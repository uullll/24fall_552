==> flow/design.v <==
module read_decoder_4_16(
  input [3:0] reg_id,
  output [15:0] wordline
);
  assign wordline[0]  = ~reg_id[3] & ~reg_id[2] & ~reg_id[1] & ~reg_id[0];
  assign wordline[1]  = ~reg_id[3] & ~reg_id[2] & ~reg_id[1] &  reg_id[0];
  assign wordline[2]  = ~reg_id[3] & ~reg_id[2] &  reg_id[1] & ~reg_id[0];
  assign wordline[3]  = ~reg_id[3] & ~reg_id[2] &  reg_id[1] &  reg_id[0];
  assign wordline[4]  = ~reg_id[3] &  reg_id[2] & ~reg_id[1] & ~reg_id[0];
  assign wordline[5]  = ~reg_id[3] &  reg_id[2] & ~reg_id[1] &  reg_id[0];
  assign wordline[6]  = ~reg_id[3] &  reg_id[2] &  reg_id[1] & ~reg_id[0];
  assign wordline[7]  = ~reg_id[3] &  reg_id[2] &  reg_id[1] &  reg_id[0];
  assign wordline[8]  =  reg_id[3] & ~reg_id[2] & ~reg_id[1] & ~reg_id[0];
  assign wordline[9]  =  reg_id[3] & ~reg_id[2] & ~reg_id[1] &  reg_id[0];
  assign wordline[10] =  reg_id[3] & ~reg_id[2] &  reg_id[1] & ~reg_id[0];
  assign wordline[11] =  reg_id[3] & ~reg_id[2] &  reg_id[1] &  reg_id[0];
  assign wordline[12] =  reg_id[3] &  reg_id[2] & ~reg_id[1] & ~reg_id[0];
  assign wordline[13] =  reg_id[3] &  reg_id[2] & ~reg_id[1] &  reg_id[0];
  assign wordline[14] =  reg_id[3] &  reg_id[2] &  reg_id[1] & ~reg_id[0];
  assign wordline[15] =  reg_id[3] &  reg_id[2] &  reg_id[1] &  reg_id[0];
endmodule 
module register(
  input clk,
  input rst,
  input [15:0] d,
  input write_reg,
  input rden1,
  input rden2,
  inout [15:0] bitline1,
  inout [15:0] bitline2
  );
    reg [15:0] data_out;
      always@(posedge clk)
	begin
		if(!rst)
			data_out<=16'b0;
		else if(write_reg)
			data_out<=d;
	end
	assign bitline1 = rden1 ? data_out : 16'bz;
        assign bitline2 = rden2 ? data_out : 16'bz;
endmodule
module register_file(
    input clk,
    input rst,
    input [3:0] src_reg1,
    input [3:0] src_reg2,
    input [3:0] dst_reg,
    input write_reg,
    input [15:0] dst_data,
    inout [15:0] src_data1,
    inout [15:0] src_data2
);
    wire [15:0] read_wordline1;
	wire [15:0] read_wordline2;
	wire [15:0] write_wordline;
    wire [15:0] bitline1_0,bitline1_1,bitline1_2,bitline1_3,bitline1_4,bitline1_5,bitline1_6,bitline1_7,bitline1_8,bitline1_9,bitline1_10,bitline1_11,bitline1_12,bitline1_13,bitline1_14,bitline1_15;
	wire [15:0] bitline2_0,bitline2_1,bitline2_2,bitline2_3,bitline2_4,bitline2_5,bitline2_6,bitline2_7,bitline2_8,bitline2_9,bitline2_10,bitline2_11,bitline2_12,bitline2_13,bitline2_14,bitline2_15;
    read_decoder_4_16 r1(.reg_id(src_reg1), .wordline(read_wordline1));
    read_decoder_4_16 r2(.reg_id(src_reg2), .wordline(read_wordline2));
    write_decoder_4_16 w1(.reg_id(dst_reg), .write_reg(write_reg), .wordline(write_wordline));
    register reg0(
        .clk(clk),
        .rst(rst),
        .d(dst_data),
        .write_reg(write_wordline[0]),
        .rden1(read_wordline1[0]),
        .rden2(read_wordline2[0]),
        .bitline1(bitline1_0),
        .bitline2(bitline2_0)
      );
    register reg1(
        .clk(clk),
        .rst(rst),
        .d(dst_data),
        .write_reg(write_wordline[1]),
        .rden1(read_wordline1[1]),
        .rden2(read_wordline2[1]),
        .bitline1(bitline1_1),
        .bitline2(bitline2_1)
      );
    register reg2(
        .clk(clk),
        .rst(rst),
        .d(dst_data),
        .write_reg(write_wordline[2]),
        .rden1(read_wordline1[2]),
        .rden2(read_wordline2[2]),
        .bitline1(bitline1_2),
        .bitline2(bitline2_2)
      );
    register reg3(
        .clk(clk),
        .rst(rst),
        .d(dst_data),
        .write_reg(write_wordline[3]),
        .rden1(read_wordline1[3]),
        .rden2(read_wordline2[3]),
        .bitline1(bitline1_3),
        .bitline2(bitline2_3)
      );
    register reg4(
        .clk(clk),
        .rst(rst),
        .d(dst_data),
        .write_reg(write_wordline[4]),
        .rden1(read_wordline1[4]),
        .rden2(read_wordline2[4]),
        .bitline1(bitline1_4),
        .bitline2(bitline2_4)
      );
    register reg5(
        .clk(clk),
        .rst(rst),
        .d(dst_data),
        .write_reg(write_wordline[5]),
        .rden1(read_wordline1[5]),
        .rden2(read_wordline2[5]),
        .bitline1(bitline1_5),
        .bitline2(bitline2_5)
      );
    register reg6(
        .clk(clk),
        .rst(rst),
        .d(dst_data),
        .write_reg(write_wordline[6]),
        .rden1(read_wordline1[6]),
        .rden2(read_wordline2[6]),
        .bitline1(bitline1_6),
        .bitline2(bitline2_6)
      );
    register reg7(
        .clk(clk),
        .rst(rst),
        .d(dst_data),
        .write_reg(write_wordline[7]),
        .rden1(read_wordline1[7]),
        .rden2(read_wordline2[7]),
        .bitline1(bitline1_7),
        .bitline2(bitline2_7)
      );
    register reg8(
        .clk(clk),
        .rst(rst),
        .d(dst_data),
        .write_reg(write_wordline[8]),
        .rden1(read_wordline1[8]),
        .rden2(read_wordline2[8]),
        .bitline1(bitline1_8),
        .bitline2(bitline2_8)
      );
    register reg9(
        .clk(clk),
        .rst(rst),
        .d(dst_data),
        .write_reg(write_wordline[9]),
        .rden1(read_wordline1[9]),
        .rden2(read_wordline2[9]),
        .bitline1(bitline1_9),
        .bitline2(bitline2_9)
      );
    register reg10(
        .clk(clk),
        .rst(rst),
        .d(dst_data),
        .write_reg(write_wordline[10]),
        .rden1(read_wordline1[10]),
        .rden2(read_wordline2[10]),
        .bitline1(bitline1_10),
        .bitline2(bitline2_10)
      );
    register reg11(
        .clk(clk),
        .rst(rst),
        .d(dst_data),
        .write_reg(write_wordline[11]),
        .rden1(read_wordline1[11]),
        .rden2(read_wordline2[11]),
        .bitline1(bitline1_11),
        .bitline2(bitline2_11)
      );
     register reg12(
        .clk(clk),
        .rst(rst),
        .d(dst_data),
        .write_reg(write_wordline[12]),
        .rden1(read_wordline1[12]),
        .rden2(read_wordline2[12]),
        .bitline1(bitline1_12),
        .bitline2(bitline2_12)
      );
    register reg13(
        .clk(clk),
        .rst(rst),
        .d(dst_data),
        .write_reg(write_wordline[13]),
        .rden1(read_wordline1[13]),
        .rden2(read_wordline2[13]),
        .bitline1(bitline1_13),
        .bitline2(bitline2_13)
      );
    register reg14(
        .clk(clk),
        .rst(rst),
        .d(dst_data),
        .write_reg(write_wordline[14]),
        .rden1(read_wordline1[14]),
        .rden2(read_wordline2[14]),
        .bitline1(bitline1_14),
        .bitline2(bitline2_14)
      );
    register reg15(
        .clk(clk),
        .rst(rst),
        .d(dst_data),
        .write_reg(write_wordline[15]),
        .rden1(read_wordline1[15]),
        .rden2(read_wordline2[15]),
        .bitline1(bitline1_15),
        .bitline2(bitline2_15)
      );
    assign src_data1 =  (write_reg && (dst_reg == src_reg1)) ? dst_data :
                        (read_wordline1[0]) ? 16'b0:
						(read_wordline1[1]) ? bitline1_1:
						(read_wordline1[2]) ? bitline1_2:
						(read_wordline1[3]) ? bitline1_3:
						(read_wordline1[4]) ? bitline1_4:
						(read_wordline1[5]) ? bitline1_5:
						(read_wordline1[6]) ? bitline1_6:
						(read_wordline1[7]) ? bitline1_7:
						(read_wordline1[8]) ? bitline1_8:
						(read_wordline1[9]) ? bitline1_9:
						(read_wordline1[10]) ? bitline1_10:
						(read_wordline1[11]) ? bitline1_11:
						(read_wordline1[12]) ? bitline1_12:
						(read_wordline1[13]) ? bitline1_13:
						(read_wordline1[14]) ? bitline1_14:
						(read_wordline1[15]) ? bitline1_15: 16'bz;
	assign src_data2 =  (write_reg && (dst_reg == src_reg2)) ? dst_data :
	                    (read_wordline2[0]) ? 16'b0:
						(read_wordline2[1]) ? bitline2_1:
						(read_wordline2[2]) ? bitline2_2:
						(read_wordline2[3]) ? bitline2_3:
						(read_wordline2[4]) ? bitline2_4:
						(read_wordline2[5]) ? bitline2_5:
						(read_wordline2[6]) ? bitline2_6:
						(read_wordline2[7]) ? bitline2_7:
						(read_wordline2[8]) ? bitline2_8:
						(read_wordline2[9]) ? bitline2_9:
						(read_wordline2[10]) ? bitline2_10:
						(read_wordline2[11]) ? bitline2_11:
						(read_wordline2[12]) ? bitline2_12:
						(read_wordline2[13]) ? bitline2_13:
						(read_wordline2[14]) ? bitline2_14:
						(read_wordline2[15]) ? bitline2_15: 16'bz;
endmodule
module write_decoder_4_16(
  input [3:0] reg_id,
  input write_reg,
  output [15:0] wordline
);
  wire [15:0] wordline_temp;
  assign wordline_temp[0]  = ~reg_id[3] & ~reg_id[2] & ~reg_id[1] & ~reg_id[0];
  assign wordline_temp[1]  = ~reg_id[3] & ~reg_id[2] & ~reg_id[1] &  reg_id[0];
  assign wordline_temp[2]  = ~reg_id[3] & ~reg_id[2] &  reg_id[1] & ~reg_id[0];
  assign wordline_temp[3]  = ~reg_id[3] & ~reg_id[2] &  reg_id[1] &  reg_id[0];
  assign wordline_temp[4]  = ~reg_id[3] &  reg_id[2] & ~reg_id[1] & ~reg_id[0];
  assign wordline_temp[5]  = ~reg_id[3] &  reg_id[2] & ~reg_id[1] &  reg_id[0];
  assign wordline_temp[6]  = ~reg_id[3] &  reg_id[2] &  reg_id[1] & ~reg_id[0];
  assign wordline_temp[7]  = ~reg_id[3] &  reg_id[2] &  reg_id[1] &  reg_id[0];
  assign wordline_temp[8]  =  reg_id[3] & ~reg_id[2] & ~reg_id[1] & ~reg_id[0];
  assign wordline_temp[9]  =  reg_id[3] & ~reg_id[2] & ~reg_id[1] &  reg_id[0];
  assign wordline_temp[10] =  reg_id[3] & ~reg_id[2] &  reg_id[1] & ~reg_id[0];
  assign wordline_temp[11] =  reg_id[3] & ~reg_id[2] &  reg_id[1] &  reg_id[0];
  assign wordline_temp[12] =  reg_id[3] &  reg_id[2] & ~reg_id[1] & ~reg_id[0];
  assign wordline_temp[13] =  reg_id[3] &  reg_id[2] & ~reg_id[1] &  reg_id[0];
  assign wordline_temp[14] =  reg_id[3] &  reg_id[2] &  reg_id[1] & ~reg_id[0];
  assign wordline_temp[15] =  reg_id[3] &  reg_id[2] &  reg_id[1] &  reg_id[0];
  assign wordline = write_reg ? wordline_temp : 16'b0;
endmodule
[Step by step through the tools: register_file]
Tool output for the design above, in the order of the flow.
Lines are those of the file above, counted from 1.
Operators carry their Yosys type and port widths (W data, S select, Z words).
A cell with - has no value.
Inputs
  design top: register_file
  clock port: clk
  standard-cell library: sky130hd
  library corner: tt_025C_1v80

[Elaborated design]
Yosys after proc, flatten, opt, wreduce and memory -nomap, before mapping. Memory bits, and registers merged into a memory's read port (data or address), are not among the register bits. Print and check cells are not counted. Equal cells are merged and count once.
Storage and ports
  word width x clocked read ports: 0
  ROM bits: 0
  memory cells: 0
  memory bits (writable): 0
  latch bits: 0
  input bits: 31
  output and inout port bits: 32
  word-level cells: 150
  register bits after elaboration: 240
Operators by class
  div/mod/pow operators: 0
  $add $sub $neg: 0
  multiply operators: 0
  reductions and logical operators: 2
  shifts and indexed selects: 0
  bitwise gates (word level): 96
  multiplexer cells: 35
  eq/ne operators: 2
  magnitude comparators: 0
Operator list (number)
  $mux W16: 35
  $and A1 B1 Y1: 84
  $not A1 Y1: 12
  $eq A4 B4 Y1: 2
  $logic_and A1 B1 Y1: 2

[Longest topological paths]
Yosys ltp: most cells in a row. Word level: on the elaborated netlist, between registers, memories and ports. Mapped: between sequential cells and ports; inverters and the memories' decode and read muxes count.
Depth
  depth in word-level cells: 20
  ABC_AREA: 0
  gate-level depth with buffers: 9
  depth with buffers taken out: 5

[Synthesis result]
Source: synth_stat.txt of the flow (Yosys; design flattened, memories mapped). It holds for the ABC_AREA given above (unset counts as 0); a run with the other value may have another netlist.
Synthesis totals
  buffers: 208
  standard cells after synthesis: 2059
  mapped flip-flops: 240
  sequential area: 4804.6 µm²
  cell area after synthesis: 15396.0 µm²
Cells by type
  sky130_fd_sc_hd__dfxtp_1: number 240, area in all 4.8E+03 µm²
  sky130_fd_sc_hd__nand2_1: number 529, area in all 1.99E+03 µm²
  sky130_fd_sc_hd__a21boi_0: number 219, area in all 1.64E+03 µm²
  sky130_fd_sc_hd__a21oi_1: number 139, area in all 695.667 µm²
  sky130_fd_sc_hd__mux2i_1: number 67, area in all 670.643 µm²
  sky130_fd_sc_hd__clkbuf_1: number 124, area in all 465.446 µm²
  sky130_fd_sc_hd__o21ai_0: number 91, area in all 455.437 µm²
  sky130_fd_sc_hd__mux2_2: number 39, area in all 439.171 µm²
  sky130_fd_sc_hd__nor2_1: number 102, area in all 382.867 µm²
  sky130_fd_sc_hd__buf_2: number 65, area in all 325.312 µm²
  sky130_fd_sc_hd__mux4_2: number 12, area in all 270.259 µm²
  sky130_fd_sc_hd__a221oi_1: number 29, area in all 253.994 µm²
  sky130_fd_sc_hd__nor2b_1: number 37, area in all 231.472 µm²
  sky130_fd_sc_hd__a22oi_1: number 27, area in all 202.694 µm²
  sky130_fd_sc_hd__o211ai_1: number 23, area in all 172.666 µm²
  sky130_fd_sc_hd__a2111oi_2: number 10, area in all 150.144 µm²
  sky130_fd_sc_hd__or3b_2: number 17, area in all 148.893 µm²
  sky130_fd_sc_hd__a211oi_1: number 18, area in all 135.13 µm²
Not listed: further types 58, cells in them 271.
The figures by module come from a second, unflattened synthesis with its own total; it is not the netlist above.
Second synthesis, totals
  cell total of the unflattened synthesis: 1936
  area total of the unflattened synthesis: 16864.9 µm²
Rows give one instance, submodules left out.
By module
  register: cells 67, times used 15, sequential area 320.3 µm², area 735.7 µm²
  register_file: cells 868, times used 1, sequential area 0.0 µm², area 5258.8 µm²
  read_decoder_4_16: cells 20, times used 2, sequential area 0.0 µm², area 226.5 µm²
  write_decoder_4_16: cells 23, times used 1, sequential area 0.0 µm², area 117.6 µm²

[Path before layout]
Source: OpenSTA report_checks on the synthesized netlist (no wires, ideal clock, input and output delay 20% of the period each), path of least setup slack; recovery checks are left aside. Register names are those of the netlist, which keeps one name where synthesis merged equal registers.
Path after synthesis
  path type: input port to output port
  start: input port dst_reg[0]
  end: output port src_data2[7]
  data arrival time: 2.056 ns
  clock period: 2.75 ns
  input delay: 0.550 ns
  delay of the path: 1.506 ns
  time at the first pin: 0.550 ns
  driving pins on the path: 7
  setup slack: 0.144 ns
  path buffers: 2
  required time: 2.200 ns
  output delay: 0.550 ns
  period reached after synthesis: 2.606 ns
"delay of the path" = arrival - input delay + setup time.
At an output port there is no setup time.
"driving pins on the path": output pins that drive a net of the path, with the launching flip-flop's if there is one; two outputs of one cell count as two.
"period reached after synthesis" is the clock period less the worst setup slack; recovery checks do not enter. This is arithmetic on one report: input and output delays are still those of the set period (20% each).
Between the ends stands the longest chain of elaborated cells between them, by number of cells; it is not shown to be the way that was timed. Of several equally long chains one is given.
Each line given opens the expression or statement behind the cell; cells for indexed reads and writes are added by Yosys, which also makes memories of some case tables.
On the way, after synthesis
  cell sequence: sky130_fd_sc_hd__buf_2 -> sky130_fd_sc_hd__xnor2_1 -> sky130_fd_sc_hd__nand3_1 -> sky130_fd_sc_hd__or2_2 -> sky130_fd_sc_hd__buf_2 -> sky130_fd_sc_hd__mux2i_1 -> sky130_fd_sc_hd__o31ai_1
  cells in the longest elaborated chain: 3
  elaborated cells on any way between the ends: 3
  RTL lines with such cells: 1
  classes of those cells: eq/ne (1); mux (1); reduce/logical (1)
RTL lines, path after synthesis
  start: declaration: line 48  | input [3:0] dst_reg,
  $eq A4 B4 Y1: line 239  | assign src_data2 = (write_reg && (dst_reg == src_reg2)) ? dst_data :
  $logic_and A1 B1 Y1: line 239
  $mux W16: line 239
  end: declaration: line 52  | inout [15:0] src_data2

[Worst path after layout]
Path of least setup slack in the final report of run 2 (OpenROAD, finished layout, wires in). Where an end is a register, its clock arrival counts in the times.
Path after layout
  path type: input port to output port
  start: input port src_reg2[3]
  end: output port src_data2[3]
  required time: 1.81 ns
  time at the first pin: 0.45 ns
  driving pins on the path: 9
  output delay: 0.45 ns
  path buffers: 4
  setup slack: -0.37 ns
  data arrival time: 2.18 ns
  input delay: 0.45 ns
  clock period: 2.26 ns
Between the ends stands the longest chain of elaborated cells between them, by number of cells; it is not shown to be the way that was timed. Of several equally long chains one is given.
On the way, after layout
  cell sequence: sky130_fd_sc_hd__buf_12 -> sky130_fd_sc_hd__buf_12 -> sky130_fd_sc_hd__xnor2_4 -> sky130_fd_sc_hd__nand3_4 -> sky130_fd_sc_hd__buf_6 -> sky130_fd_sc_hd__o21ai_4 -> sky130_fd_sc_hd__buf_6 -> sky130_fd_sc_hd__a21oi_2 -> sky130_fd_sc_hd__a2111oi_4
  cells in the longest elaborated chain: 20
  elaborated cells on any way between the ends: 48
  classes of those cells: eq/ne (1); mux (17); logic (29); reduce/logical (1)
RTL lines, path after layout
  start: declaration: line 47  | input [3:0] src_reg2,
  $and A1 B1 Y1 (3 in a row): line 20  | assign wordline[15] =  reg_id[3] &  reg_id[2] &  reg_id[1] &  reg_id[0];
  $mux W16: line 255  | (read_wordline2[15]) ? bitline2_15: 16'bz;
  $mux W16: line 254  | (read_wordline2[14]) ? bitline2_14:
  $mux W16: line 253  | (read_wordline2[13]) ? bitline2_13:
  $mux W16: line 252  | (read_wordline2[12]) ? bitline2_12:
  $mux W16: line 251  | (read_wordline2[11]) ? bitline2_11:
  $mux W16: line 250  | (read_wordline2[10]) ? bitline2_10:
  [4 not listed]
  $mux W16: line 245  | (read_wordline2[5]) ? bitline2_5:
  $mux W16: line 244  | (read_wordline2[4]) ? bitline2_4:
  $mux W16: line 243  | (read_wordline2[3]) ? bitline2_3:
  $mux W16: line 242  | (read_wordline2[2]) ? bitline2_2:
  $mux W16: line 241  | (read_wordline2[1]) ? bitline2_1:
  $mux W16: line 240  | (read_wordline2[0]) ? 16'b0:
  $mux W16: line 239  | assign src_data2 = (write_reg && (dst_reg == src_reg2)) ? dst_data :
  end: declaration: line 52  | inout [15:0] src_data2

Add stored flow runs of register_file

Module register_file, platform sky130hd: 2 stored runs of the flow (Yosys, OpenROAD) with differing settings, in no particular order. Input and output delays are each 20% of the period that was set; the output load is 0.01 pF.
"achieved clock period (ns)" is the run's clock period less its worst setup slack. It is reckoned from that one timing run; input and output delays stay at 20% of the period that was set.
By "worst setup path time (ns)" is meant the share of the clock period that the worst setup path is allowed (20% is reserved at inputs, 20% at outputs), minus its slack. Clock arrival times at its registers enter into it.
"finish__power__total" is the tool's figure for a default switching activity; nothing was simulated.

settings of run 1
{
  "period_ns": 2.0,
  "CORE_UTILIZATION": 67,
  "SETUP_SLACK_MARGIN": 0.05,
  "PLACE_DENSITY": 0.87,
  "CORE_MARGIN": 6,
  "CELL_PAD_IN_SITES_GLOBAL_PLACEMENT": 3,
  "GPL_ROUTABILITY_DRIVEN": 1,
  "SLEW_MARGIN": 0,
  "CAP_MARGIN": 20
}
report of run 1: did not finish, place, GPL-0301

settings of run 2
{
  "period_ns": 2.26,
  "CORE_UTILIZATION": 32,
  "PLACE_DENSITY_LB_ADDON": 0.25,
  "CORE_ASPECT_RATIO": 0.71,
  "CELL_PAD_IN_SITES_GLOBAL_PLACEMENT": 1,
  "TNS_END_PERCENT": 30,
  "ABC_AREA": 0,
  "GPL_ROUTABILITY_DRIVEN": 1,
  "CAP_MARGIN": 15,
  "MIN_ROUTING_LAYER": "met1",
  "CORE_MARGIN": 2,
  "SLEW_MARGIN": 20
}
report of run 2
yosys chip area after synthesis (um^2): 15396.0
finish__design__die__area: 49909.3
finish__design__instance__area__stdcell: 22074.9
finish__design__instance__utilization: 0.4661
finish__timing__setup__ws: -0.368
finish__timing__setup__tns: -8.852
finish__power__total: 1.174e-02
achieved clock period (ns): 2.628
worst setup path time (ns): 1.72
worst setup path kind: input port to output port
